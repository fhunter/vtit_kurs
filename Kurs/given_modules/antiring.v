==> flow/design.v <==
module antiring(
	input clock,
	input r,
	input s,
	output reg q
);
parameter LENGTH=10;
reg [LENGTH:0] delayr;
reg [LENGTH:0] delays;
wire delayed_r;
wire delayed_s;
always @(posedge clock or negedge r)
	begin
		if(r==0)
			delayr<=0;
		else
			if(!delayr[LENGTH])
				delayr<=delayr+1;
	end
always @(posedge clock or negedge s)
	begin
		if(s==0)
			delays<=0;
		else
			if(!delays[LENGTH])
				delays<=delays+1;
	end	
assign delayed_r=delayr[LENGTH]?0:1;
assign delayed_s=delays[LENGTH]?0:1;
always @(posedge clock)
	q<=delayed_s&(!delayed_r);
endmodule
**Tool chain data of antiring**

What the tools print for antiring, step after step.
Lines are those of the file above, counted from 1.
Operators carry their Yosys type and port widths (W data, S select, Z words).
Library cell names are shortened.
Not given: -

- Top module: antiring
- Clock: clock
- Standard-cell library: sky130hd
- Corner: tt_025C_1v80

**Elaborated design**

Yosys after proc, flatten, opt, wreduce and memory -nomap, before mapping. Memory bits, and registers merged into a memory's read port (data or address), are not among the register bits. Print and check cells are not counted. Equal cells are merged and count once.

- Register bits: 23
- Output and inout bits: 1
- Cells after elaboration: 13

- $add $sub $neg: 2
- Mux-type cells: 4
- Bitwise logic cells: 1
- Reductions and logical operators: 1

Operator list:

| operator | count |
|---|---|
| $add A11 B1 Y11 const B | 2 |
| $mux W11 | 2 |
| $mux W1 | 2 |
| $and A1 B1 Y1 | 1 |
| $logic_not A1 Y1 | 1 |

**Logic depth**

Longest topological path by Yosys (ltp), each cell counted once; first at word level (registers and memories cut), then after technology mapping (sequential cells cut; the memories' decode and read muxes count).

- Depth after elaboration: 3
- ABC_AREA: 0
- Gate-level depth with buffers: 4

**Synthesis result**

The flow's flattened synthesis, as Yosys stat reports it; memories are mapped. The netlist is that of the ABC_AREA named above (0 if unset); the other value can give another one.
Totals and module areas in this step are rounded.

- Mapped cells: 78
- Mapped area: 970 µm²
- Sequential part of the area: 570 µm²
- Mapped flip-flops: 23

Cells by type:

| type | count | total area (µm²) |
|---|---|---|
| dfrtp_1 | 22 | 550.528 |
| xnor2_1 | 11 | 96.342 |
| xor2_1 | 7 | 61.309 |
| ha_1 | 2 | 25.024 |
| nand3_1 | 5 | 25.024 |
| mux2_2 | 2 | 22.522 |
| dfxtp_1 | 1 | 20.019 |
| nand2_1 | 5 | 18.768 |
| nand4_1 | 3 | 18.768 |
| nand4b_1 | 2 | 17.517 |
| nor3_1 | 3 | 15.014 |
| nand4_2 | 1 | 12.512 |
| nor2_1 | 3 | 11.261 |
| and2b_2 | 1 | 8.758 |
| and3b_1 | 1 | 8.758 |
| or3b_1 | 1 | 8.758 |
| inv_1 | 2 | 7.507 |
| nand3b_1 | 1 | 7.507 |

Not listed: further types 5, cells in them 5.

**Path before layout**

Source: OpenSTA report_checks on the synthesized netlist (no wires, ideal clock, input and output delay 20% of the period each), path of least setup slack; recovery checks are left aside. Register names are those of the netlist, which keeps one name where synthesis merged equal registers.

- Kind: register to register
- Start point: register delays[0]
- End point: register delays[8]
- Clock period: 1.46 ns
- Arrival time: 1.192 ns
- Slack: 0.146 ns
- Path delay: 1.315 ns
- Stages on the path: 5
- Synthesis period reached: 1.314 ns

"path delay" is the arrival time less input delay plus setup time.
"stages on the path": output pins that drive a net of the path, with the launching flip-flop's if there is one; two outputs of one cell count as two.
"synthesis period reached" = period - worst setup slack (recovery checks aside). The figure is calculated, with input and output delays left at 20% of the set period.
Between the ends stands the longest chain of elaborated cells between them, by number of cells; it is not shown to be the way that was timed. Of several equally long chains one is given.
A line is the first line of the expression or statement that the cell stems from. Yosys adds cells for indexed reads and writes and turns some case tables into memories.

- Path through: dfrtp_1 ha_1 and3b_1 or3b_1 xnor2_1
- Cells in the longest elaborated chain: 1
- Elaborated cells on any way between the ends: 1
- Source lines of those cells: 1
- Classes of those cells: add/sub (1)

Ends and longest elaborated chain, post-synthesis:

| element | RTL line | source |
|---|---|---|
| start, declared | 9 | `reg [LENGTH:0] delays;` |
| start, assigned | 23 | `delays<=0;` |
| start, assigned | 26 | `delays<=delays+1;` |
| $add A11 B1 Y11 | 26 |  |
| end, assigned | 23 |  |
| end, assigned | 26 |  |
| end, declared | 9 |  |

**Path in the finished layout**

Path of least setup slack in the final report of stored run 1 (OpenROAD, finished layout, wires in). Where an end is a register, its clock arrival counts in the times.

- Kind: register to output
- Start point: register q
- End point: output port q
- Clock period: 2.23 ns
- External output delay: 0.45 ns
- Arrival time: 1.09 ns
- Slack: 0.69 ns
- Stages on the path: 2

- Path through: dfxtp_1 clkdlybuf4s50_1
- Cells in the longest elaborated chain: 0
- Elaborated cells on any way between the ends: 0
- Source lines of those cells: 0

Ends and longest elaborated chain, post-layout:

| element | RTL line | source |
|---|---|---|
| start, declared | 5 | `output reg q` |
| start, assigned | 31 | `q<=delayed_s&(!delayed_r);` |
| end, declared | 5 |  |

Below are 2 stored runs of the flow (Yosys, OpenROAD; platform sky130hd) on antiring, each with its settings and what was measured, unordered. Constraints: input delay and output delay 20% of the set period each, output load 0.01 pF.
"reached clock period" means the clock period less the worst setup slack. The figure is calculated, with input and output delays left at 20% of the set period.
"time used up by the worst setup path" means the part of the period allowed to the worst setup path (the constraints hold back 20% at inputs and 20% at outputs) less its slack; where the path has registers, the arrival times of their clocks count too.
"power" is the tool's figure for a default switching activity; nothing was simulated.
Measured values are rounded.

### Stored run 1

==> flow/run.sh <==
#!/bin/bash
# the make line also repeats the synthesis and layout settings of config.mk as NAME=value (left out here)
make -C /OpenROAD-flow-scripts/flow DESIGN_CONFIG=/design/flow/config.mk WORK_HOME=/design/flow/orfs CLKGATE_MAP_FILE= finish
==> flow/config.mk <==
export PLATFORM = sky130hd
export DESIGN_NAME = antiring
export DESIGN_NICKNAME = antiring
export VERILOG_FILES = /design/flow/design.v
export SDC_FILE = /design/flow/constraint.sdc
export NUM_CORES = 4
export LEC_CHECK = 0
export CAP_MARGIN = 10
export CELL_PAD_IN_SITES_GLOBAL_PLACEMENT = 3
export CORE_MARGIN = 2
export CORE_UTILIZATION = 24
export CTS_CLUSTER_SIZE = 18
export GPL_ROUTABILITY_DRIVEN = 1
export GPL_TIMING_DRIVEN = 1
export MIN_ROUTING_LAYER = met2
export PLACE_DENSITY = 0.86
export SETUP_SLACK_MARGIN = -0.18
export SLEW_MARGIN = 20
==> flow/constraint.sdc <==
create_clock -name core_clock -period 2.23 [get_ports {clock}]
set_input_delay 0.4460 -clock core_clock [delete_from_list [all_inputs] [get_ports {clock}]]
set_output_delay 0.4460 -clock core_clock [all_outputs]
set_load 0.01 [all_outputs]

Results of stored run 1:
- Area of the synthesized netlist: 970 µm²
- Overall die area: 4,600 µm²
- Standard-cell area of the final layout: 1,100 µm²
- Smallest setup slack: 0.69 ns
- Final setup TNS: 0.000 ns
- Power: 0.68 mW
- Reached clock period: 1.540 ns
- Time used up by the worst setup path: 1.09 ns
- Kind of the worst setup path: register to output

### Stored run 2

==> flow/run.sh <==
#!/bin/bash
# the make line also repeats the synthesis and layout settings of config.mk as NAME=value (left out here)
make -C /OpenROAD-flow-scripts/flow DESIGN_CONFIG=/design/flow/config.mk WORK_HOME=/design/flow/orfs CLKGATE_MAP_FILE= finish
==> flow/config.mk <==
export PLATFORM = sky130hd
export DESIGN_NAME = antiring
export DESIGN_NICKNAME = antiring
export VERILOG_FILES = /design/flow/design.v
export SDC_FILE = /design/flow/constraint.sdc
export NUM_CORES = 4
export LEC_CHECK = 0
export ABC_AREA = 0
export CAP_MARGIN = 20
export CELL_PAD_IN_SITES_DETAIL_PLACEMENT = 0
export CORE_MARGIN = 3
export CORE_UTILIZATION = 58
export CTS_CLUSTER_DIAMETER = 74
export CTS_CLUSTER_SIZE = 91
export GPL_ROUTABILITY_DRIVEN = 0
export MAX_ROUTING_LAYER = met4
export PLACE_DENSITY_LB_ADDON = 0.08
export SETUP_SLACK_MARGIN = -0.06
export SLEW_MARGIN = 20
export TNS_END_PERCENT = 80
==> flow/constraint.sdc <==
create_clock -name core_clock -period 1.41 [get_ports {clock}]
set_input_delay 0.2820 -clock core_clock [delete_from_list [all_inputs] [get_ports {clock}]]
set_output_delay 0.2820 -clock core_clock [all_outputs]
set_load 0.01 [all_outputs]

Results of stored run 2:
- Area of the synthesized netlist: 970 µm²
- Overall die area: 2,200 µm²
- Standard-cell area of the final layout: 1,100 µm²
- Smallest setup slack: 0.013 ns
- Final setup TNS: 0.000 ns
- Power: 0.97 mW
- Reached clock period: 1.397 ns
- Time used up by the worst setup path: 1.40 ns
- Kind of the worst setup path: register to register
