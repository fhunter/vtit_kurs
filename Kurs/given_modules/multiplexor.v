==> flow/design.v <==
module multiplexor(
	input clk,
	input [(WIDTH-1):0] data0,
	input [(WIDTH-1):0] data1,
	input [(WIDTH-1):0] data2,
	input [(WIDTH-1):0] data3,
	output [3:0]columns,
	output [(WIDTH-1):0] outputdata
);
parameter WIDTH=15;
parameter DIVISOR=15;
reg [(DIVISOR-1):0] counter;
wire [1:0] select;
assign select=counter[(DIVISOR-1):(DIVISOR-2)];
always @(posedge clk)
	counter<=counter+1;
assign outputdata=(select[0])?(select[1]?data3:data1):(select[1]?data2:data0);
assign columns=(1<<select);
endmodule
-- From RTL to reports: multiplexor
What the tools print for multiplexor, step after step.
Lines are those of the file above, counted from 1.
Operators carry their Yosys type and port widths (W data, S select, Z words).
Library cell names are shortened.
A cell with n/a has no value.
- top: multiplexor
- clock input: clk
- standard-cell library: sky130hd
- corner: tt_025C_1v80

-- After elaboration
Counts by Yosys on the flattened word-level netlist (proc, flatten, opt, wreduce; memories kept). Register bits leave out memories and registers merged into their read ports (data or address); mux counts leave out enables and synchronous resets folded into registers. Print and check cells are left out. Cells with the same type and inputs are merged into one.
- register bits after elaboration: 15
- output and inout port bits: 19
- noted word-level cells: 6
- add/subtract/negate cells at 1
- shift-type cells at 1
- muxes and demuxes: 3
- operators with widths (operator ; number):
    $mux W15 ; 3
    $add A15 B1 Y15 const B ; 1
    $shl A2 B2 Y4 const A ; 1

-- Longest topological paths
Yosys ltp: most cells in a row. Word level: on the elaborated netlist, between registers, memories and ports. Mapped: between sequential cells and ports; inverters and the memories' decode and read muxes count.
- depth in word-level cells at 2
- ABC_AREA at 0
- depth in mapped cells at 4
- depth with buffers taken out: 4

-- After synthesis
Yosys stat after the flow's synthesis: flattened, memories mapped to cells. It holds for the ABC_AREA given above (unset counts as 0); a run with the other value may have another netlist.
Totals and module areas in this step are rounded.
- cell count: 79
- synthesis area at 970 um^2
- area of sequential cells: 300 um^2
- mapped flip-flops: 15
- cells by type (cell ; number ; area in all (um^2)):
    mux4_2 ; 15 ; 337.824
    dfxtp_1 ; 15 ; 300.288
    xor2_1 ; 8 ; 70.067
    xnor2_1 ; 5 ; 43.792
    nand3_1 ; 5 ; 25.024
    nor3_1 ; 5 ; 25.024
    nand4_4 ; 1 ; 21.27
    nor4_4 ; 1 ; 21.27
    inv_1 ; 4 ; 15.014
    nand2_1 ; 4 ; 15.014
    nor2_1 ; 4 ; 15.014
    ha_1 ; 1 ; 12.512
    nand4_1 ; 2 ; 12.512
    nand4_2 ; 1 ; 12.512
    nor2b_1 ; 2 ; 12.512
    buf_2 ; 2 ; 10.01
    clkbuf_1 ; 2 ; 7.507
    and2_1 ; 1 ; 6.256
    nor4_1 ; 1 ; 6.256

-- Path before layout
OpenSTA on the mapped netlist: ideal clock, no wires. The path of least setup slack (recovery checks aside). Input and output delay are each 20% of the period. Register names are those of the netlist, which keeps one name where synthesis merged equal registers.
- path type: flip-flop to output port
- from: register counter[14]
- to: output port outputdata[0]
- clock period at 1.44 ns
- output delay at 0.288 ns
- noted arrival: 1.145 ns
- data required time: 1.152 ns
- path slack at 0.007 ns
- noted delay of the path: 1.145 ns
- noted stages on the path: 3
- synthesis period reached: 1.433 ns
"delay of the path" is the arrival time less input delay plus setup time.
A path that ends at an output port has no setup time.
"stages on the path": output pins that drive a net of the path, with the launching flip-flop's if there is one; two outputs of one cell count as two.
"synthesis period reached" is the clock period less the worst setup slack; recovery checks do not enter. This is arithmetic on one report: input and output delays are still those of the set period (20% each).
Between the ends stands the longest chain of elaborated cells between them, by number of cells; it is not shown to be the way that was timed. Of several equally long chains one is given.
A line is the first line of the expression or statement that the cell stems from. Yosys adds cells for indexed reads and writes and turns some case tables into memories.
- cells stage by stage: dfxtp_1 > buf_2 > mux4_2
- length of the longest elaborated chain at 2
- elaborated cells on any way between the ends: 3
- RTL lines with such cells at 1
- classes of those cells: mux (3)
- RTL lines, path post-synthesis (item ; RTL line ; source):
    from (decl) ; 12 ; reg [(DIVISOR-1):0] counter;
    from (assign) ; 16 ; counter<=counter+1;
    $mux W15 (2 in a row) ; 17 ; assign outputdata=(select[0])?(select[1]?data3:data1):(select[1]?data2:data0);
    to (decl) ; 8 ; output [(WIDTH-1):0] outputdata

-- Path in the finished layout
From the final timing report of flow run A: the path of least setup slack in the routed layout; clock arrival at registers is part of the times.
- path type: input port to output port
- from: input port data3[5]
- to: output port outputdata[5]
- clock period at 2.37 ns
- external input delay at 0.47 ns
- output delay at 0.47 ns
- noted arrival: 1.86 ns
- data required time: 1.90 ns
- path slack at 0.03 ns
- noted stages on the path: 3
Between the ends stands the longest chain of elaborated cells between them, by number of cells; it is not shown to be the way that was timed. Of several equally long chains one is given.
- cells stage by stage: clkdlybuf4s50_1 > mux4_2 > clkdlybuf4s50_1
- length of the longest elaborated chain at 2
- elaborated cells on any way between the ends: 2
- RTL lines with such cells at 1
- classes of those cells: mux (2)
- RTL lines, path post-layout (item ; RTL line ; source):
    from (decl) ; 6 ; input [(WIDTH-1):0] data3,
    $mux W15 (2 in a row) ; 17 ; assign outputdata=(select[0])?(select[1]?data3:data1):(select[1]?data2:data0);
    to (decl) ; 8 ; output [(WIDTH-1):0] outputdata

# Flow runs of multiplexor

Measured results for multiplexor: 2 stored runs of the Yosys and OpenROAD flow on sky130hd. The settings differ; the order carries no meaning. The constraints put input and output delay at 20% of the set period each and load the outputs with 0.01 pF.
By "achieved period" is meant the clock period of the run minus its worst setup slack. This is arithmetic on one report: input and output delays are still those of the set period (20% each).
"power consumption" rests on the timing tool's default activity at the inputs, not on a simulated workload.
The measured numbers are rounded.

Flow run A

==> flow/run.sh <==
#!/bin/bash
# the make line also repeats the synthesis and layout settings of config.mk as NAME=value (left out here)
make -C /OpenROAD-flow-scripts/flow DESIGN_CONFIG=/design/flow/config.mk WORK_HOME=/design/flow/orfs CLKGATE_MAP_FILE= finish
==> flow/config.mk <==
export PLATFORM = sky130hd
export DESIGN_NAME = multiplexor
export DESIGN_NICKNAME = multiplexor
export VERILOG_FILES = /design/flow/design.v
export SDC_FILE = /design/flow/constraint.sdc
export NUM_CORES = 4
export LEC_CHECK = 0
export CAP_MARGIN = 20
export CORE_MARGIN = 2
export CORE_UTILIZATION = 40
export SLEW_MARGIN = 20
==> flow/constraint.sdc <==
create_clock -name core_clock -period 2.37 [get_ports {clk}]
set_input_delay 0.4740 -clock core_clock [delete_from_list [all_inputs] [get_ports {clk}]]
set_output_delay 0.4740 -clock core_clock [all_outputs]
set_load 0.01 [all_outputs]

Measured in flow run A:
- power consumption at 0.542 mW
- achieved period at 2.337 ns
- noted the post-route worst hold slack: 0.437 ns
- noted the summed negative setup slack: 0.000 ns
- synthesis area at 970 um^2
- noted the standard-cell area after layout: 1850 um^2
- noted the setup slack of the worst path: 0.033 ns
- overall die area: 2830 um^2

Flow run B

==> flow/run.sh <==
#!/bin/bash
# the make line also repeats the synthesis and layout settings of config.mk as NAME=value (left out here)
make -C /OpenROAD-flow-scripts/flow DESIGN_CONFIG=/design/flow/config.mk WORK_HOME=/design/flow/orfs CLKGATE_MAP_FILE= finish
==> flow/config.mk <==
export PLATFORM = sky130hd
export DESIGN_NAME = multiplexor
export DESIGN_NICKNAME = multiplexor
export VERILOG_FILES = /design/flow/design.v
export SDC_FILE = /design/flow/constraint.sdc
export NUM_CORES = 4
export LEC_CHECK = 0
export CAP_MARGIN = 30
export CELL_PAD_IN_SITES_DETAIL_PLACEMENT = 2
export CORE_MARGIN = 2
export CORE_UTILIZATION = 36
export CTS_CLUSTER_SIZE = 76
export GPL_ROUTABILITY_DRIVEN = 0
export GPL_TIMING_DRIVEN = 0
export PLACE_DENSITY = 0.43
export SETUP_SLACK_MARGIN = 0.18
export SLEW_MARGIN = 5
export TNS_END_PERCENT = 60
==> flow/constraint.sdc <==
create_clock -name core_clock -period 1.08 [get_ports {clk}]
set_input_delay 0.2160 -clock core_clock [delete_from_list [all_inputs] [get_ports {clk}]]
set_output_delay 0.2160 -clock core_clock [all_outputs]
set_load 0.01 [all_outputs]

Flow run B: incomplete, placement halted on DPL-0033.
